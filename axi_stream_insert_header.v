==> flow/design.v <==
`timescale 1ns / 1ps
module axi_stream_insert_header #(
	parameter DATA_WD 		= 32,
	parameter DATA_BYTE_WD 	= DATA_WD / 8,
	parameter BYTE_CNT_WD 	= $clog2(DATA_BYTE_WD)
) (
	input 						clk				,
	input 						rst_n			,
	input 						valid_in		,
	input [DATA_WD-1 : 0] 		data_in			,
	input [DATA_BYTE_WD-1 : 0] 	keep_in			,
	input 						last_in			,
	output 						ready_in		,
	output 						valid_out		,
	output [DATA_WD-1 : 0] 		data_out		,
	output [DATA_BYTE_WD-1 : 0] keep_out		,
	output 						last_out		,
	input 						ready_out		,
	input 						valid_insert	,
	input [DATA_WD-1 : 0] 		data_insert		,
	input [DATA_BYTE_WD-1 : 0] 	keep_insert		,
	input [BYTE_CNT_WD-1 : 0] 	byte_insert_cnt	,
	output 						ready_insert
);
	assign ready_in 	  = r_ready_in				  ;
	assign ready_insert   = r_ready_insert			  ;
	assign valid_out 	  = r_valid_out				  ;
	assign data_out  	  = r_data_out 				  ;
	assign keep_out  	  = r_keep_out 				  ;
	assign last_out  	  = r_last_out 				  ;
	wire w_valid_in_pos 	  			  		 =  valid_in 	 		  && ~r_valid_in_d1 ;
	wire w_valid_in_neg 	  			  		 = ~valid_in 	 		  &&  r_valid_in_d1 ;
	wire w_ready_in_pos 	  			  		 =  ready_in 	 		  && ~r_ready_in_d  ;
	wire valid_insert_and_r_ready_insert  		 =  valid_insert 		  &&  r_ready_insert;
	wire valid_in_and_last_in 			  		 =  valid_in 	 		  &&  last_in	    ;
	wire valid_in_and_ready_in 			  		 =  valid_in 	 		  &&  ready_in	    ;
	wire w_valid_in_pos_or_w_ready_in_pos 		 =  w_valid_in_pos  	  ||  w_ready_in_pos;
	wire valid_in_and_ready_in_or_w_valid_in_neg =  valid_in_and_ready_in ||  w_valid_in_neg;
	wire [7:0] keep_insert_a_keep_in			 =  {keep_insert, keep_in}					;
	wire [7:0] keep_insert_a_r_keep_in_d		 =  {keep_insert, r_keep_in_d}				;
	reg 					 r_ready_in 	= 0;
	reg 					 r_ready_insert = 0;
	reg 					 r_valid_out 	= 0;
	reg [DATA_WD-1 : 0] 	 r_data_out  	= 0;
	reg [DATA_BYTE_WD-1 : 0] r_keep_out  	= 0;
	reg 					 r_last_out  	= 0;
	reg [DATA_WD-1 : 0] 	 r_data_in_d 	= 0;
	reg 					 r_valid_in_d 	= 0;
	reg 					 r_valid_in_d1 	= 0;
	reg 					 r_ready_in_d 	= 0;
	reg [DATA_BYTE_WD-1 : 0] r_keep_in_d	= 0;
	reg 					 r_last_in_d	= 0;
	always @(posedge clk or negedge rst_n)
	begin
		if(!rst_n)
			r_ready_insert <= 0;
		else if(ready_out)
			r_ready_insert <= 1'b1;
		else if(valid_insert_and_r_ready_insert)
			r_ready_insert <= 0;
	end
	always @(posedge clk or negedge rst_n)
	begin
		if(!rst_n)
			r_ready_in <= 0;
		else if(valid_insert_and_r_ready_insert)
			r_ready_in <= 1'b1;
		else if(valid_in_and_last_in)
			r_ready_in <= 0;
	end
	always @(posedge clk or negedge rst_n)
	begin
		if(!rst_n)
			r_data_in_d <= 0;
		else
			r_data_in_d <= data_in;
	end
	always @(posedge clk or negedge rst_n)
	begin
		if(!rst_n)
			r_valid_in_d <= 0;
		else
			r_valid_in_d <= valid_in;
	end
	always @(posedge clk or negedge rst_n)
	begin
		if(!rst_n)
			r_valid_in_d1 <= 0;
		else
			r_valid_in_d1 <= r_valid_in_d;
	end
	always @(posedge clk or negedge rst_n)
	begin
		if(!rst_n)
			r_ready_in_d <= 0;
		else
			r_ready_in_d <= ready_in;
	end
	always @(posedge clk or negedge rst_n)
	begin
		if(!rst_n)
			r_data_out <= 0;
		else if(valid_in_and_ready_in_or_w_valid_in_neg)
			case(keep_insert)
			4'b1111:begin
				if(w_valid_in_pos_or_w_ready_in_pos)
					r_data_out <= data_insert;
				else
					r_data_out <= r_data_in_d;
			end
			4'b0111:begin
				if(w_valid_in_pos_or_w_ready_in_pos)
					r_data_out <= {data_insert[DATA_WD-9 : 0], data_in[DATA_WD-1 : 24]};
				else
					r_data_out <= {r_data_in_d[DATA_WD-9 : 0], data_in[DATA_WD-1 : 24]};
			end
			4'b0011:begin
				if(w_valid_in_pos_or_w_ready_in_pos)
					r_data_out <= {data_insert[DATA_WD-17 : 0], data_in[DATA_WD-1 : 16]};
				else
					r_data_out <= {r_data_in_d[DATA_WD-17 : 0], data_in[DATA_WD-1 : 16]};
			end
			4'b0001:begin
				if(w_valid_in_pos_or_w_ready_in_pos)
					r_data_out <= {data_insert[DATA_WD-25 : 0], data_in[DATA_WD-1 : 8]};
				else
					r_data_out <= {r_data_in_d[DATA_WD-25 : 0], data_in[DATA_WD-1 : 8]};
			end
			endcase
		else
			r_data_out <= 0;
	end
	always @(posedge clk or negedge rst_n)
	begin
		if(!rst_n)
			r_keep_in_d <= 0;
		else
			r_keep_in_d <= keep_in;
	end
	always @(posedge clk or negedge rst_n)
	begin
		if(!rst_n)
			r_valid_out <= 0;
		else if(w_valid_in_neg)
		begin
			case({keep_insert, r_keep_in_d})
				8'b1111_1111: r_valid_out <= 1'b1;
				8'b1111_1110: r_valid_out <= 1'b1;
				8'b1111_1100: r_valid_out <= 1'b1;
				8'b1111_1000: r_valid_out <= 1'b1;
				8'b0111_1111: r_valid_out <= 1'b1;
				8'b0111_1110: r_valid_out <= 1'b1;
				8'b0111_1100: r_valid_out <= 1'b1;
				8'b0111_1000: r_valid_out <= 1'b0;
				8'b0011_1111: r_valid_out <= 1'b1;
				8'b0011_1110: r_valid_out <= 1'b1;
				8'b0011_1100: r_valid_out <= 1'b0;
				8'b0011_1000: r_valid_out <= 1'b0;
				8'b0001_1111: r_valid_out <= 1'b1;
				8'b0001_1110: r_valid_out <= 1'b0;
				8'b0001_1100: r_valid_out <= 1'b0;
				8'b0001_1000: r_valid_out <= 1'b0;
			endcase
		end
		else if(valid_in_and_ready_in)
			 r_valid_out <= 1'b1;
		else
			 r_valid_out <= 1'b0;
	end
	always @(posedge clk or negedge rst_n)
	begin
		if(!rst_n)
			r_last_in_d <= 0;
		else
			r_last_in_d <= last_in;
	end
	always @(posedge clk or negedge rst_n)
	begin
		if(!rst_n)
			r_keep_out <= 0;
		else if(r_last_in_d)
			case({keep_insert, keep_in})
				8'b0111_1000: r_keep_out <= 4'b1111;
				8'b0011_1100: r_keep_out <= 4'b1111;
				8'b0011_1000: r_keep_out <= 4'b1110;
				8'b0001_1110: r_keep_out <= 4'b1111;
				8'b0001_1100: r_keep_out <= 4'b1110;
				8'b0001_1000: r_keep_out <= 4'b1100;
			endcase
		else if(w_valid_in_neg)
			case({keep_insert, r_keep_in_d})
				8'b1111_1111: r_keep_out <= 4'b1111;
				8'b1111_1110: r_keep_out <= 4'b1110;
				8'b1111_1100: r_keep_out <= 4'b1100;
				8'b1111_1000: r_keep_out <= 4'b1000;
				8'b0111_1111: r_keep_out <= 4'b1110;
				8'b0111_1110: r_keep_out <= 4'b1100;
				8'b0111_1100: r_keep_out <= 4'b1000;
				8'b0011_1111: r_keep_out <= 4'b1100;
				8'b0011_1110: r_keep_out <= 4'b1000;
				8'b0001_1111: r_keep_out <= 4'b1000;
			endcase
		else if(valid_in_and_ready_in)
			 r_keep_out <= 4'b1111;
		else
			r_keep_out <= 0;
	end
	always @(posedge clk or negedge rst_n)
	begin
		if(!rst_n)
			r_last_out <= 0;
		else if(r_last_in_d)
			case({keep_insert, keep_in})
				8'b0111_1000: begin r_last_out <= 1'b1; end
				8'b0011_1100: begin r_last_out <= 1'b1; end
				8'b0011_1000: begin r_last_out <= 1'b1; end
				8'b0001_1110: begin r_last_out <= 1'b1; end
				8'b0001_1100: begin r_last_out <= 1'b1; end
				8'b0001_1000: begin r_last_out <= 1'b1; end
			endcase
		else if(w_valid_in_neg)
			case({keep_insert, r_keep_in_d})
				8'b1111_1111: begin r_last_out <= 1'b1; end
				8'b1111_1110: begin r_last_out <= 1'b1; end
				8'b1111_1100: begin r_last_out <= 1'b1; end
				8'b1111_1000: begin r_last_out <= 1'b1; end
				8'b0111_1111: begin r_last_out <= 1'b1; end
				8'b0111_1110: begin r_last_out <= 1'b1; end
				8'b0111_1100: begin r_last_out <= 1'b1; end
				8'b0011_1111: begin r_last_out <= 1'b1; end
				8'b0011_1110: begin r_last_out <= 1'b1; end
				8'b0001_1111: begin r_last_out <= 1'b1; end
			endcase
		else
			r_last_out <= 0;
	end
endmodule
# Tool chain data of axi_stream_insert_header
# Tool output for the design above, in the order of the flow.
# Lines are those of the file above, counted from 1.
# Operators: Yosys type, input widths -> output width; for muxes data width and select width s.
# Library cell names are shortened.
# A cell with n/a has no value.
# inputs
design,axi_stream_insert_header
clock_port,clk
lib,sky130hd
lib_corner,tt_025C_1v80

# After elaboration
# Source: Yosys, flattened and elaborated, memories not mapped. Widths are those after wreduce. Registers that Yosys merges into a memory's read port (data or address) are not register bits. Print and check cells do not count. Equal cells are merged and count once.
# word_totals
reg_bits,80
out_inout_bits,40
# op_classes
n_eq,32
mux,22
logic,3
n_reduce_logical,20
# op_table
operator,n
$mux 32,5
$pmux 32 s4,1
$eq 8x5->1 const B,7
$eq 8x6->1 const B,6
$eq 8x7->1 const B,5
$eq 8x8->1 const B,4
$pmux 4 s4,1
$reduce_or 6->1,2
$pmux 4 s3,1
$mux 4,3
$reduce_or 10->1,1
$mux 1,10
$logic_and 1x1->1,6
$ne 3x3->1 const B,2
$reduce_or 3->1,2
$ne 6x5->1 const B,1
$ne 5x1->1 const B,1
$reduce_and 2->1,2
$reduce_bool 2->1,2
$reduce_or 2->1,2
$eq 4x1->1 const B,1
$eq 4x2->1 const B,1
$eq 4x3->1 const B,1
$ne 4x3->1 const B,1
$eq 4x4->1 const B,1
$reduce_or 4->1,1
$not 1->1,3
$logic_or 1x1->1,2
# Not listed: further kinds 2, cells in them 2.

# Longest topological paths
# Depth = most cells in a row (Yosys ltp): at word level without a register or memory, in the mapped netlist without a sequential cell, where the memories' decode and read muxes count.
# logic_depth
depth_word,6
abc_area,0
mapped_depth,8
mapped_depth_nobuf,5

# Mapped cells and area
# Yosys stat after the flow's synthesis: flattened, memories mapped to cells. It holds for the ABC_AREA given above (unset counts as 0); a run with the other value may have another netlist.
# The area totals of this step are shown rounded.
# synth_totals
n_buf,35
ffs,80
mapped_cells,405
area_mm2,0.00421
# by_type
cell,n,area_total_um2
dfrtp_1,80,2001.92
a21oi_1,47,235.226
o21ai_0,39,195.187
or3b_1,15,131.376
o21ai_1,18,90.086
a222oi_1,8,80.077
a22o_1,9,78.826
or3b_2,9,78.826
buf_2,15,75.072
a32o_1,7,70.067
mux2i_1,7,70.067
o2bb2ai_1,8,70.067
o221a_2,6,67.565
a221oi_1,7,61.309
clkbuf_1,16,60.058
nand3_1,12,60.058
mux2_1,5,56.304
nand2_1,15,56.304
# Other cell types: 38; their cells: 82.

# Timing after synthesis
# OpenSTA on the mapped netlist: ideal clock, no wires. The path of least setup slack (recovery checks aside). Input and output delay are each 20% of the period. Register names are those of the netlist, which keeps one name where synthesis merged equal registers.
# synth_path
path_kind,register to register
from,reg r_ready_in
to,reg r_data_out[28]
n_path_buf,2
slack_ps,395
path_stages,8
setup_ps,129
t_arrival_ps,1836
clock_period_ps,2360
delay_ps,1965
required_ps,2231
synth_period_reached_ps,1965
# "delay_ps" is the arrival time less input delay plus setup time.
# "path_stages" counts driving pins, that of a launching flip-flop among them; a cell with two outputs on the path counts twice.
# "synth_period_reached_ps" = period - worst setup slack (recovery checks aside). The figure is calculated, with input and output delays left at 20% of the set period.
# The rows between start and end are the longest chain of elaborated cells between them; the timing report does not say that the signal goes this way. Where chains are equally long, one stands for them.
# A line is the first line of the expression or statement that the cell stems from. Yosys adds cells for indexed reads and writes and turns some case tables into memories.
# A register here has more assigning lines than the two given.
# synth_between
cell_sequence,dfrtp_1 -> nor2b_4 -> or2_1 -> buf_6 -> buf_6 -> mux2_4 -> a2111oi_2 -> o2bb2ai_1
elab_chain_len,5
cells_between,11
cone_lines,10
classes_between,eq/ne: 1; mux: 6; reduce/logical: 4
# synth_rtl
element,line_no,rtl
start: declaration,41,reg r_ready_in = 0;
start: assignment,65,r_ready_in <= 0;
start: assignment,67,r_ready_in <= 1'b1;
$logic_and 1x1->1,33,wire w_ready_in_pos = ready_in && ~r_ready_in_d ;
$logic_or 1x1->1,37,wire w_valid_in_pos_or_w_ready_in_pos = w_valid_in_pos || w_ready_in_pos;
$mux 32,124,if(w_valid_in_pos_or_w_ready_in_pos)
$pmux 32 s4,104,case(keep_insert)
$mux 32,103,else if(valid_in_and_ready_in_or_w_valid_in_neg)
end: assignment,107,r_data_out <= data_insert;
end: assignment,109,r_data_out <= r_data_in_d;
end: declaration,44,reg [DATA_WD-1 : 0] r_data_out = 0;

# Timing after layout
# Path of least setup slack in the final report of entry A (OpenROAD, finished layout, wires in). Where an end is a register, its clock arrival counts in the times.
# The report prints the path's times to 10 ps; the period is as set.
# layout_path
path_kind,input to register
from,in keep_insert[3]
to,reg r_data_out[26]
t_arrival_ps,3230
setup_ps,110
slack_ps,750
required_ps,3980
clock_period_ps,3750
n_path_buf,3
path_stages,8
# The rows between start and end are the longest chain of elaborated cells between them; the timing report does not say that the signal goes this way. Where chains are equally long, one stands for them.
# A register here has more assigning lines than the two given.
# layout_between
cell_sequence,clkdlybuf4s50_1 -> and2b_1 -> a21boi_2 -> buf_4 -> a21oi_1 -> a2111oi_0 -> buf_4 -> o2bb2ai_1
elab_chain_len,3
cells_between,7
cone_lines,2
classes_between,eq/ne: 5; mux: 2
# layout_rtl
element,line_no,rtl
start: declaration,21,"input [DATA_BYTE_WD-1 : 0] keep_insert ,"
$eq 4x1->1,104,case(keep_insert)
$pmux 32 s4,104,
$mux 32,103,else if(valid_in_and_ready_in_or_w_valid_in_neg)
end: assignment,107,r_data_out <= data_insert;
end: assignment,109,r_data_out <= r_data_in_d;
end: declaration,44,reg [DATA_WD-1 : 0] r_data_out = 0;

# Stored flow runs of axi_stream_insert_header (2 of them; Yosys, OpenROAD, sky130hd). They differ in their settings and are not a sequence. Constraints: input delay and output delay 20% of the set period each, output load 0.01 pF.
# "timing.achieved_period_ps" is the run's clock period less its worst setup slack. It is reckoned from that one timing run; input and output delays stay at 20% of the period that was set.
# "worst_path_ps" is the time allowed to the run's worst setup path (the clock period less input and output delay, where it has them) less its slack. Clock arrival times count: a late capture clock shortens it, a late launch clock lengthens it.
# "final_power_uw" is the tool's figure for a default switching activity; nothing was simulated.
# "worst_path_ps" is known to 10 ps.
# Measured values are rounded.
# Settings: -- = not set for that run.
run,period_ns,CORE_UTILIZATION,SETUP_SLACK_MARGIN,PLACE_DENSITY_LB_ADDON,CORE_MARGIN,TNS_END_PERCENT,GPL_TIMING_DRIVEN,CAP_MARGIN,MAX_ROUTING_LAYER,SLEW_MARGIN,CTS_CLUSTER_SIZE,CTS_CLUSTER_DIAMETER,MIN_ROUTING_LAYER,worst_path_ps,worstPathKind,final_setup_ws_ps,total_negative_slack_ps,design.die.area_mm2,timing.achieved_period_ps,cell_area_final_mm2,final_util_pct,synth_area_mm2,final_power_uw
entry A,3.75,39,-0.25,0.26,6,40,1,30,met5,20,--,--,--,2250,input to register,747,0,0.0134,3003,0.00572,55.1,0.00421,2060
entry B,2.38,32,0.49,0.12,10,--,--,20,--,10,94,197,met2,1920,register to register,465,0,0.0181,1915,0.00653,51.1,0.00421,4150
